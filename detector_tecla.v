==> flow/design.v <==
`timescale 1ns / 1ps
module detector_tecla  #(parameter W_SIZE = 2)   
   (
    input wire clk, reset,
    input wire ps2d, ps2c, rd_key_code,
    output wire [7:0] key_code,
    output wire kb_buf_empty
   );
   localparam BRK = 8'hf0;  
   localparam
      wait_brk = 1'b0,
      get_code = 1'b1;
   reg state_reg, state_next;
   wire [7:0] scan_out;
   reg got_code_tick;
   wire scan_done_tick;
   receptor_de_teclado ps2_rx_unit
      (.clk(clk), .reset(reset), .rx_en(1'b1),
       .ps2d(ps2d), .ps2c(ps2c),
       .rx_done_tick(scan_done_tick), .dout(scan_out));
   fifo #(.B(8), .W(W_SIZE)) fifo_key_unit
     (.clk(clk), .reset(reset), .rd(rd_key_code),
      .wr(got_code_tick), .w_data(scan_out),
      .empty(kb_buf_empty), .full(),
      .r_data(key_code));
   always @(posedge clk, posedge reset)
      if (reset)
         state_reg <= wait_brk;
      else
         state_reg <= state_next;
   always @*
   begin
      got_code_tick = 1'b0;
      state_next = state_reg;
      case (state_reg)
         wait_brk:   
            if (scan_done_tick==1'b1 && scan_out==BRK)
               state_next = get_code;
         get_code:   
            if (scan_done_tick)
               begin
                  got_code_tick =1'b1;
                  state_next = wait_brk;
               end
      endcase
   end
endmodule
`timescale 1ns / 1ps
module fifo#(
 parameter B=8,  
			  W=2   
)
(
 input wire clk, reset,
 input wire rd, wr,
 input wire [B-1:0] w_data,
 output wire empty, full,
 output wire [B-1:0] r_data
);
reg [B-1:0] array_reg [2**W-1:0];   
reg [W-1:0] w_ptr_reg, w_ptr_next, w_ptr_succ;
reg [W-1:0] r_ptr_reg, r_ptr_next, r_ptr_succ;
reg full_reg, empty_reg, full_next, empty_next;
wire wr_en;
always @(posedge clk)
	if (wr_en)
		array_reg[w_ptr_reg] <= w_data;
assign r_data = array_reg[r_ptr_reg];
assign wr_en = wr & ~full_reg;
always @(posedge clk, posedge reset)
	if (reset)
		begin
			w_ptr_reg <= 0;
			r_ptr_reg <= 0;
			full_reg <= 1'b0;
			empty_reg <= 1'b1;
		end
	else
		begin
			w_ptr_reg <= w_ptr_next;
			r_ptr_reg <= r_ptr_next;
			full_reg <= full_next;
			empty_reg <= empty_next;
		end
always @*
begin
	w_ptr_succ = w_ptr_reg + 1'b1;
	r_ptr_succ = r_ptr_reg + 1'b1;
	w_ptr_next = w_ptr_reg;
	r_ptr_next = r_ptr_reg;
	full_next = full_reg;
	empty_next = empty_reg;
	case ({wr, rd})
		2'b01:  
			if (~empty_reg)  
				begin
					r_ptr_next = r_ptr_succ;
					full_next = 1'b0;
					if (r_ptr_succ==w_ptr_reg)
						empty_next = 1'b1;
				end
		2'b10:  
			if (~full_reg)  
				begin
					w_ptr_next = w_ptr_succ;
					empty_next = 1'b0;
					if (w_ptr_succ==r_ptr_reg)
						full_next = 1'b1;
				end
		2'b11:  
			begin
				w_ptr_next = w_ptr_succ;
				r_ptr_next = r_ptr_succ;
			end
	endcase
end
assign full = full_reg;
assign empty = empty_reg;
endmodule
`timescale 1ns / 1ps
module receptor_de_teclado(
    input wire clk, reset,
    input wire ps2d, ps2c, rx_en,
    output reg rx_done_tick,
    output wire [7:0] dout
   );
   localparam [1:0]
      idle = 2'b00,
      dps  = 2'b01,
      load = 2'b10;
   reg [1:0] state_reg, state_next;
   reg [7:0] filter_reg;
   wire [7:0] filter_next;
   reg f_ps2c_reg;
   wire f_ps2c_next;
   reg [3:0] n_reg, n_next;
   reg [10:0] b_reg, b_next;
   wire fall_edge;
   always @(posedge clk, posedge reset)
   if (reset)
      begin
         filter_reg <= 0;
         f_ps2c_reg <= 0;
      end
   else
      begin
         filter_reg <= filter_next;
         f_ps2c_reg <= f_ps2c_next;
      end
   assign filter_next = {ps2c, filter_reg[7:1]};
   assign f_ps2c_next = (filter_reg==8'b11111111) ? 1'b1 :
                        (filter_reg==8'b00000000) ? 1'b0 :
                         f_ps2c_reg;
   assign fall_edge = f_ps2c_reg & ~f_ps2c_next;
   always @(posedge clk, posedge reset)
      if (reset)
         begin
            state_reg <= idle;
            n_reg <= 0;
            b_reg <= 0;
         end
      else
         begin
            state_reg <= state_next;
            n_reg <= n_next;
            b_reg <= b_next;
         end
   always @*
   begin
      state_next = state_reg;
      rx_done_tick = 1'b0;
      n_next = n_reg;
      b_next = b_reg;
      case (state_reg)
         idle:
            if (fall_edge & rx_en)
               begin
                  b_next = {ps2d, b_reg[10:1]};
                  n_next = 4'b1001;
                  state_next = dps;
               end
         dps:  
            if (fall_edge)
               begin
                  b_next = {ps2d, b_reg[10:1]};
                  if (n_reg==0)
                     state_next = load;
                  else
                     n_next = n_reg - 1;
               end
         load:  
            begin
               state_next = idle;
               rx_done_tick = 1'b1;
            end
      endcase
   end
   assign dout = b_reg[8:1];  
endmodule
# ---- Step by step through the tools: detector_tecla
# Tool output for the design above, in the order of the flow.
# Lines are those of the file above, counted from 1.
# Cell names lack the library's common part.
# Not given: -
dict set report design {
  design {detector_tecla}
  clock {clk}
  library {sky130hd}
  lib_corner {tt_025C_1v80}
}

# ---- After elaboration
# Source: Yosys, flattened and elaborated, memories not mapped. Widths are those after wreduce. Registers that Yosys merges into a memory's read port (data or address) are not register bits. Print and check cells do not count.
# Memory sizes are those after Yosys's memory passes, which may raise the word count (mostly to a power of two), join words into wider ones and drop unused or constant bits.
dict set report op_classes {
  addsub 3
  n_logic 5
  reduce_logical 17
  eq_ne 16
  n_mux 33
}
# cell count
set ops {}
lappend ops {{11-bit two-way mux} 2}
lappend ops {{8-bit equality test (second input constant)} 2}
lappend ops {{1-bit two-way mux} 13}
lappend ops {{4-bit two-way mux} 3}
lappend ops {{2-bit two-way mux} 6}
lappend ops {{2-bit AND reduction} 5}
lappend ops {{2-bit by 1-bit inequality test with 1-bit output (second input constant)} 4}
lappend ops {{2-bit nonzero test} 4}
lappend ops {{4-bit AND reduction} 2}
lappend ops {{8-bit zero test} 1}
lappend ops {{4-bit case mux with 2-bit select} 1}
lappend ops {{8-bit two-way mux} 1}
lappend ops {{2-bit case mux with 2-bit select} 2}
lappend ops {{1-bit case mux with 2-bit select} 4}
lappend ops {{2-bit equality test (second input constant)} 3}
lappend ops {{2-bit inequality test (second input constant)} 3}
lappend ops {{2-bit case mux with 3-bit select} 1}
lappend ops {{2-bit by 1-bit adder with 2-bit output (second input constant)} 2}
lappend ops {{2-bit by 1-bit equality test with 1-bit output (second input constant)} 2}
lappend ops {{2-bit equality test} 2}
lappend ops {{4-bit by 1-bit subtractor with 4-bit output (second input constant)} 1}
lappend ops {{4-bit zero test} 1}
lappend ops {{1-bit inverter} 3}
lappend ops {{3-bit nonzero test} 1}
lappend ops {{1-bit bitwise AND} 2}
lappend ops {{2-bit zero test} 1}
lappend ops {{2-bit OR reduction} 1}
lappend ops {{1-bit logical AND} 1}
dict set report word_totals {
  ramBits 32
  wordCells 85
  output_inout_bits 9
  memories 1
  ff_bits 33
  input_bits 5
}
# name words width rd write_ports line_no
set memory_table {}
lappend memory_table {fifo_key_unit.array_reg 4 8 1 1 60} ;# reg [B-1:0] array_reg [2**W-1:0];

# ---- Logic depth
# Yosys ltp: most cells in a row. Word level: on the elaborated netlist, between registers, memories and ports. Mapped: between sequential cells and ports; inverters and the memories' decode and read muxes count.
dict set report depth {
  word_depth 7
  abc_area 0
  ltp_mapped 6
}

# ---- After synthesis
# Source: synth_stat.txt of the flow (Yosys; design flattened, memories mapped). It holds for the ABC_AREA given above (unset counts as 0); a run with the other value may have another netlist.
# cell count type_area_um2
set by_type {}
lappend by_type {edfxtp_1 32 960.922}
lappend by_type {dfrtp_1 31 775.744}
lappend by_type {mux4_2 8 180.173}
lappend by_type {mux2_4 6 90.086}
lappend by_type {ha_1 5 62.56}
lappend by_type {dfstp_2 2 52.55}
lappend by_type {mux2_2 4 45.043}
lappend by_type {o21ai_0 9 45.043}
lappend by_type {nor4_4 2 42.541}
lappend by_type {nand2_1 10 37.536}
lappend by_type {xnor2_1 4 35.034}
lappend by_type {inv_1 9 33.782}
lappend by_type {nand4_1 5 31.28}
lappend by_type {o2111ai_4 1 26.275}
lappend by_type {and2_1 4 25.024}
lappend by_type {nand2b_1 4 25.024}
lappend by_type {a21o_1 2 15.014}
lappend by_type {buf_6 1 11.261}
# Other cell types: 17; their cells: 21.
dict set report synth_totals {
  cells 160
  ffs 65
  area_um2 2630.0
  sequential_area_um2 1789.2
  buf_cells 3
}
# By module: a second synthesis without flattening, with its own total; a netlist apart from the flattened one above.
dict set report unflattened {
  cells_unflattened 173
  hier_area_um2 2781.4
}
# Rows give one instance, submodules left out.
# mod n_inst mod_seq_area_um2 n_cells area_um2
set modules {}
lappend modules {fifo 1 1112.3 81 1554.0}
lappend modules {receptor_de_teclado 1 651.9 83 1142.3}
lappend modules {detector_tecla 1 25.0 9 85.1}

# ---- Path before layout
# OpenSTA on the mapped netlist: ideal clock, no wires. The path of least setup slack (recovery checks aside). Input and output delay are each 20% of the period. Register names are those of the netlist, which keeps one name where synthesis merged equal registers.
dict set report synth_path {
  path_type {register to register}
  startpoint {register ps2_rx_unit.filter_reg[4]}
  endpoint {register ps2_rx_unit.b_reg[2]}
  slack_ns 0.259
  setup_ns 0.125
  path_stages 5
  t_arrival_ns 1.426
  tclk_ns 1.81
  delay_ns 1.551
  t_required_ns 1.685
  synth_period_reached_ns 1.551
}
# "delay_ns" = arrival - input delay + setup time.
# "path_stages" counts driving pins, that of a launching flip-flop among them; a cell with two outputs on the path counts twice.
# "synth_period_reached_ns" is the clock period less the worst setup slack; recovery checks do not enter. This is arithmetic on one report: input and output delays are still those of the set period (20% each).
# The rows between start and end are the longest chain of elaborated cells between them; the timing report does not say that the signal goes this way. Where chains are equally long, one stands for them.
# A line is the first line of the expression or statement that the cell stems from. Yosys adds cells for indexed reads and writes and turns some case tables into memories.
dict set report synth_between {
  path_cell_list {dfrtp_1 -> nor4_4 -> o2111ai_4 -> buf_6 -> mux2_4}
  elab_chain_cells 7
  cells_between 10
}
# item line_no
set synth_rtl {}
lappend synth_rtl {{start: declaration} 132} ;# reg [7:0] filter_reg;
lappend synth_rtl {{start: assignment} 142} ;# filter_reg <= 0;
lappend synth_rtl {{start: assignment} 147} ;# filter_reg <= filter_next;
lappend synth_rtl {{8-bit zero test} 152} ;# (filter_reg==8'b00000000) ? 1'b0 :
lappend synth_rtl {{1-bit two-way mux} 152}
lappend synth_rtl {{1-bit two-way mux} 151} ;# assign f_ps2c_next = (filter_reg==8'b11111111) ? 1'b1 :
lappend synth_rtl {{1-bit inverter} 154} ;# assign fall_edge = f_ps2c_reg & ~f_ps2c_next;
lappend synth_rtl {{1-bit bitwise AND} 154}
lappend synth_rtl {{11-bit two-way mux} 183} ;# if (fall_edge)
lappend synth_rtl {{11-bit two-way mux} 174} ;# case (state_reg)
lappend synth_rtl {{end: assignment} 160} ;# b_reg <= 0;
lappend synth_rtl {{end: assignment} 166} ;# b_reg <= b_next;
lappend synth_rtl {{end: declaration} 137} ;# reg [10:0] b_reg, b_next;

# ---- Worst path after layout
# Path of least setup slack in the final report of flow run 1 (OpenROAD, finished layout, wires in). Where an end is a register, its clock arrival counts in the times.
dict set report layout_path {
  path_type {register to output}
  startpoint {register fifo_key_unit.r_ptr_reg[0]}
  endpoint {output port key_code[6]}
  t_arrival_ns 1.55
  t_required_ns 1.43
  slack_ns -0.12
  tclk_ns 1.79
  output_delay_ns 0.36
  path_stages 4
}
# The rows between start and end are the longest chain of elaborated cells between them; the timing report does not say that the signal goes this way. Where chains are equally long, one stands for them.
# The chain passes a memory read, where the word-level depth is cut; so it can be longer than that depth.
dict set report layout_between {
  path_cell_list {dfrtp_1 -> buf_12 -> mux4_2 -> buf_6}
  elab_chain_cells 1
  cells_between 1
  lines_between 1
}
# item line_no
set layout_rtl {}
lappend layout_rtl {{start: declaration} 62} ;# reg [W-1:0] r_ptr_reg, r_ptr_next, r_ptr_succ;
lappend layout_rtl {{start: assignment} 74} ;# r_ptr_reg <= 0;
lappend layout_rtl {{start: assignment} 81} ;# r_ptr_reg <= r_ptr_next;
lappend layout_rtl {{memory 4 x 8 bit} 60} ;# reg [B-1:0] array_reg [2**W-1:0];
lappend layout_rtl {{end: declaration} 6} ;# output wire [7:0] key_code,

; Record of 2 stored runs of the RTL-to-layout flow on detector_tecla, platform sky130hd. The runs are unordered. Constraints: input delay and output delay 20% of the set period each, output load 0.01 pF.
; "timing.achieved_period_ns" = clock period - worst setup slack. The figure is calculated, with input and output delays left at 20% of the set period.
; "worstPathTime_ns" is the time allowed to the run's worst setup path (the clock period less input and output delay, where it has them) less its slack. Clock arrival times count: a late capture clock shortens it, a late launch clock lengthens it.
; By "fin_power_uw" is meant OpenSTA's value without simulated activity: inputs other than the clock are taken to toggle once in ten clock periods, and the tool carries that through the logic.

[flow run 1: settings]
period_ns = 1.79
SETUP_SLACK_MARGIN = 0.46
CAP_MARGIN = 20
CORE_MARGIN = 2
CORE_UTILIZATION = 40
SLEW_MARGIN = 20
[flow run 1: results]
fin_power_uw = 3393
worstPathTime_ns = 1.55
critical_path_kind = register to output
tns_ns = -0.819
synth_chip_area_um2 = 2630.0
timing.achieved_period_ns = 1.907
util_frac = 0.533
dieArea_um2 = 7239.5
final_setup_ws_ns = -0.117
final_stdcell_area_um2 = 3387.0

[flow run 2: settings]
period_ns = 1.42
CORE_UTILIZATION = 44
SETUP_SLACK_MARGIN = -0.13
PLACE_DENSITY_LB_ADDON = 0.09
CELL_PAD_IN_SITES_DETAIL_PLACEMENT = 2
CTS_CLUSTER_SIZE = 81
CAP_MARGIN = 10
SLEW_MARGIN = 10
MIN_ROUTING_LAYER = met1
MAX_ROUTING_LAYER = met5
CORE_MARGIN = 2
[flow run 2: results]
fin_power_uw = 4126
worstPathTime_ns = 1.62
critical_path_kind = register to output
tns_ns = -6.450
synth_chip_area_um2 = 2630.0
timing.achieved_period_ns = 1.900
util_frac = 0.583
dieArea_um2 = 6612.1
final_setup_ws_ns = -0.480
final_stdcell_area_um2 = 3408.3
